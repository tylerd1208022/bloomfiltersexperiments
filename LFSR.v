==> flow/design.v <==
`timescale 1ns/10ps
module LFSR(WE,Increment,Zero,rstb,CLK,OF);
    input WE;    
    input Increment;  
    input rstb;  
    input CLK;
    output Zero;  
    output OF; 
    reg [7:0]counter;  
    wire [7:0]incVals, decVals;  
    wire [7:0]currVals, rstVals; 
    wire [7:0]changeVal, constVal, nextVal;
    wire [7:0]GND;
    wire allowChange, overflow, NoOverride;  
    assign GND = 0;
    assign incVals[0] = counter[7];
    assign incVals[1] = counter[0];
    assign incVals[2] = counter[1];
    assign incVals[3] = counter[2];
    xnor_gate FwdTap1(counter[3],counter[7],incVals[4]);
    xnor_gate FwdTap2(counter[4],counter[7],incVals[5]);
    xnor_gate FwdTap3(counter[5],counter[7],incVals[6]);
    assign incVals[7] = counter[6];
    assign decVals[7] = counter[0];
    assign decVals[0] = counter[1];
    assign decVals[1] = counter[2];
    assign decVals[2] = counter[3];
    xnor_gate BckTap1(counter[4],counter[0],decVals[3]);
    xnor_gate BckTap2(counter[5],counter[0],decVals[4]);
    xnor_gate BclTap3(counter[6],counter[0],decVals[5]);
    assign decVals[6] = counter[7];
    OVFDetector ODetect(counter,overflow);
    assign OF = overflow;
    mux_n #(.n(8))ChangeMux(Increment,incVals,decVals,changeVal);
    mux_n #(.n(8))ConstMux(rstb,GND,counter,constVal);
    nor_gate overridecheck(rstb,overflow,NoOverride);
    and_gate allowChangeGate(NoOverride,WE,allowChange);
    mux_n #(.n(8))StateChangeMux(allowChange,changeVal,constVal,nextVal);
    ZeroDetector ZDetect(nextVal,zero);
    always @(posedge CLK)  counter <= nextVal;
endmodule
`timescale 1ns/10ps
module ZeroDetector(bits,zero);
    input [7:0] bits;
    output zero;
    wire [3:0]firstLayer;
    wire[1:0]secondLayer;
    wire nonzero;
    or_gate L1G1(bits[0],bits[1],firstLayer[0]);
    or_gate L1G2(bits[2],bits[3],firstLayer[1]);
    or_gate L1G3(bits[4],bits[5],firstLayer[2]);
    or_gate L1G4(bits[6],bits[7],firstLayer[3]);
    or_gate L2G1(firstLayer[0],firstLayer[1],secondLayer[0]);
    or_gate L2G2(firstLayer[2],firstLayer[3],secondLayer[1]);
    or_gate nonzeroGate(secondLayer[0],secondLayer[1],nonzero);
    not_gate finalGate(nonzero,zero);
endmodule
module OVFDetector(bits,OVF);
    input [7:0]bits;
    output OVF;
    wire [3:0]firstLayer;
    wire[1:0]secondLayer;
    and_gate L1G1(bits[0],bits[1],firstLayer[0]);
    and_gate L1G2(bits[2],bits[3],firstLayer[1]);
    and_gate L1G3(bits[4],bits[5],firstLayer[2]);
    and_gate L1G4(bits[6],bits[7],firstLayer[3]);
    and_gate L2G1(firstLayer[0],firstLayer[1],secondLayer[0]);
    and_gate L2G2(firstLayer[2],firstLayer[3],secondLayer[1]);
    and_gate nonzeroGate(secondLayer[0],secondLayer[1],OVF);
endmodule
`timescale 1ns/10ps
module and_gate(a,b,out);
    input a, b;
    output out;
    assign out = a & b;
endmodule
`timescale 1ns/10ps
module mux_n(sel,a,b,out);
    parameter n = 32;
    input sel;
    input [n-1:0]a,b;
    output [n-1:0]out;
    wire [n-1:0]selTrue, selFalse;
    wire notSel;
    not_gate selInverter(sel,notSel);
    genvar i;
    generate
        for(i = 0; i < n; i = i + 1) begin
            and_gate SelFilter(sel,a[i],selTrue[i]);
            and_gate NotSelFilter(notSel,b[i],selFalse[i]);
        end
    endgenerate
    or_gate_n #(.n(n))finalGate(selFalse,selTrue,out);
endmodule
`timescale 1ns/10ps
module nor_gate(a,b,out);
    input a,b;
    output out;
    assign out = ~(a | b);
endmodule
`timescale 1ns/10ps
module not_gate(a,out);
    input a;
    output out;
    assign out = ~a;
endmodule
`timescale 1ns/10ps
module or_gate(a,b,out);
    input a,b;
    output out;
    assign out = a | b;
endmodule
`timescale 1ns/10ps
module or_gate_n(a,b,out);
    parameter n = 32;
    input [n-1:0]a,b;
    output [n-1:0]out;
    assign out = a | b;
    endmodule
`timescale 1ns/10ps
module xnor_gate(a,b,out);
    input a,b;
    output out;
    assign out = ~(a^b);
endmodule
# Reports on LFSR
# Tool output for the design above, in the order of the flow.
# Line numbers count from 1 in the design file above.
# Operators: Yosys type, input widths -> output width; for muxes data width and select width s.
# Library cell names are shortened.
# The mark -- stands for no value.
# setup
top_module,LFSR
clock_port,CLK
lib,sky130hd
corner,tt_025C_1v80

# Word level
# Counts by Yosys on the flattened word-level netlist (proc, flatten, opt, wreduce; memories kept). Register bits leave out memories and registers merged into their read ports (data or address); mux counts leave out enables and synchronous resets folded into registers. Print and check cells are left out. Cells with the same type and inputs are merged into one.
# op_classes
n_logic,67
# ops
cell,n
$and 1x1->1,48
$or 8x8->8,2
$not 1->1,10
$xor 1x1->1,6
$or 1x1->1,1
# bits
in_bits,4
out_inout_bits,2
register_bits,8
elab_cells,68

# Logic depth
# Yosys ltp: most cells in a row. Word level: on the elaborated netlist, between registers, memories and ports. Mapped: between sequential cells and ports; inverters and the memories' decode and read muxes count.
# logic_depth
ltp_word,9
abc_area,0
depth_mapped,4
mapped_depth_nobuf,3

# Synthesis result
# Yosys stat after the flow's synthesis: flattened, memories mapped to cells. It holds for the ABC_AREA given above (unset counts as 0); a run with the other value may have another netlist.
# Totals and module areas in this step are rounded.
# synth_totals
area_mm2,0.0004454
seq_area_mm2,0.0001602
buffers,6
cells,48
ffs,8
# by_type
cell,n,area_total_um2
dfxtp_1,8,160.154
a211oi_1,7,52.55
mux2i_1,5,50.048
xnor2_1,4,35.034
nor2_1,7,26.275
buf_4,3,22.522
xor2_1,2,17.517
a211oi_2,1,12.512
nand4_1,2,12.512
o22ai_1,2,12.512
buf_6,1,11.261
and2b_2,1,8.758
and2b_1,1,7.507
buf_2,1,5.005
buf_1,1,3.754
conb_1,1,3.754
nand2_1,1,3.754
# The figures by module come from a second, unflattened synthesis with its own total; it is not the netlist above.
# hier_totals
hier_cells,100
hier_area_mm2,0.0007395
# Each row is one instance without its submodules.
# by_module
module,mod_area_mm2,cells,mod_seq_area_mm2,instances
and_gate,0.0000063,1,0,56
LFSR,0.0001714,10,0.0001602,1
or_gate_n (n=8),0.00005,8,0,3
xnor_gate,0.0000088,1,0,6
not_gate,0.0000038,1,0,3
nor_gate,0.0000038,1,0,1
mux_n (n=8),0,0,0,3
OVFDetector,0,0,0,1

# Path before layout
# OpenSTA on the mapped netlist: ideal clock, no wires. The path of least setup slack (recovery checks aside). Input and output delay are each 20% of the period. Register names are those of the netlist, which keeps one name where synthesis merged equal registers.
# synth_timing
kind,register -> output
from,register counter[0]
to,output port OF
setup_slack_ps,552
stages,4
n_path_buf,1
launch_ps,0
output_delay_ps,320
required_ps,1280
delay_ps,728
arrival_ps,728
period_ps,1600
period_less_setup_slack_ps,1048
# "delay_ps" is the arrival time less input delay plus setup time.
# A path that ends at an output port has no setup time.
# "stages" counts driving pins, that of a launching flip-flop among them; a cell with two outputs on the path counts twice.
# "period_less_setup_slack_ps" = period - worst setup slack (recovery checks aside). The figure is calculated, with input and output delays left at 20% of the set period.
# The rows between start and end are the longest chain of elaborated cells between them; the timing report does not say that the signal goes this way. Where chains are equally long, one stands for them.
# Each line given opens the expression or statement behind the cell; cells for indexed reads and writes are added by Yosys, which also makes memories of some case tables.
# synth_between
path_cell_list,dfxtp_1 buf_2 nand4_1 nor2_1
elab_chain_len,3
cone_cells,3
lines_between,1
classes_between,logic: 3
# synth_lines
item,line,source
from (decl),9,reg [7:0]counter;
from (assign),40,always @(posedge CLK)  counter <= nextVal;
$and 1x1->1 x3,75,assign out = a & b;
to (decl),8,output OF;

# Timing after layout
# From the final timing report of run 1: the path of least setup slack in the routed layout; clock arrival at registers is part of the times.
# The report prints the path's times to 10 ps; the period is as set.
# layout_timing
kind,register -> output
from,register counter[0]
to,output port OF
period_ps,645
arrival_ps,970
n_path_buf,1
required_ps,520
output_delay_ps,130
stages,4
setup_slack_ps,-460
launch_ps,250
# The rows between start and end are the longest chain of elaborated cells between them; the timing report does not say that the signal goes this way. Where chains are equally long, one stands for them.
# layout_between
path_cell_list,dfxtp_2 nand4_1 nor2_2 buf_2
elab_chain_len,3
cone_cells,3
lines_between,1
classes_between,logic: 3
# layout_lines
item,line,source
from (decl),9,reg [7:0]counter;
from (assign),40,always @(posedge CLK)  counter <= nextVal;
$and 1x1->1 x3,75,assign out = a & b;
to (decl),8,output OF;

# Top module LFSR; platform sky130hd; tools Yosys and OpenROAD; 2 stored runs in no particular order. Input and output delays are each 20% of the period that was set; the output load is 0.01 pF.
# "worst_setup_path_time_ps" means the part of the period allowed to the worst setup path (the constraints hold back 20% at inputs and 20% at outputs) less its slack; where the path has registers, the arrival times of their clocks count too.
# "design_power_uw": no workload was simulated; the value follows from the tool's default switching activity.
# "worst_setup_path_time_ps" is known to 10 ps.
# The results are shown rounded.
# Settings: n/a = not set for that run.
stored run,period_ns,CORE_UTILIZATION,PLACE_DENSITY_LB_ADDON,CORE_MARGIN,CELL_PAD_IN_SITES_GLOBAL_PLACEMENT,CELL_PAD_IN_SITES_DETAIL_PLACEMENT,ABC_AREA,CTS_CLUSTER_SIZE,SLEW_MARGIN,MIN_ROUTING_LAYER,CAP_MARGIN,SETUP_SLACK_MARGIN,PLACE_DENSITY,TNS_END_PERCENT,GPL_TIMING_DRIVEN,MAX_ROUTING_LAYER,dieArea_mm2,yosys_chip_area_mm2,design_power_uw,stdcell_area_mm2,holdWs_ps,ws_setup_ps,utilization_pct,worst_setup_path_time_ps,worstPathKind
run 1,0.645,26,0.07,9,1,1,0,76,20,met2,20,n/a,n/a,n/a,n/a,n/a,0.003527,0.0004454,1310,0.0006306,320,-459,40.4,970,register -> output
run 2,1.62,19,n/a,2,n/a,n/a,n/a,n/a,20,n/a,30,0.3,0.94,65,0,met4,0.002748,0.0004454,483.9,0.0005518,459,317,24.9,980,register -> output
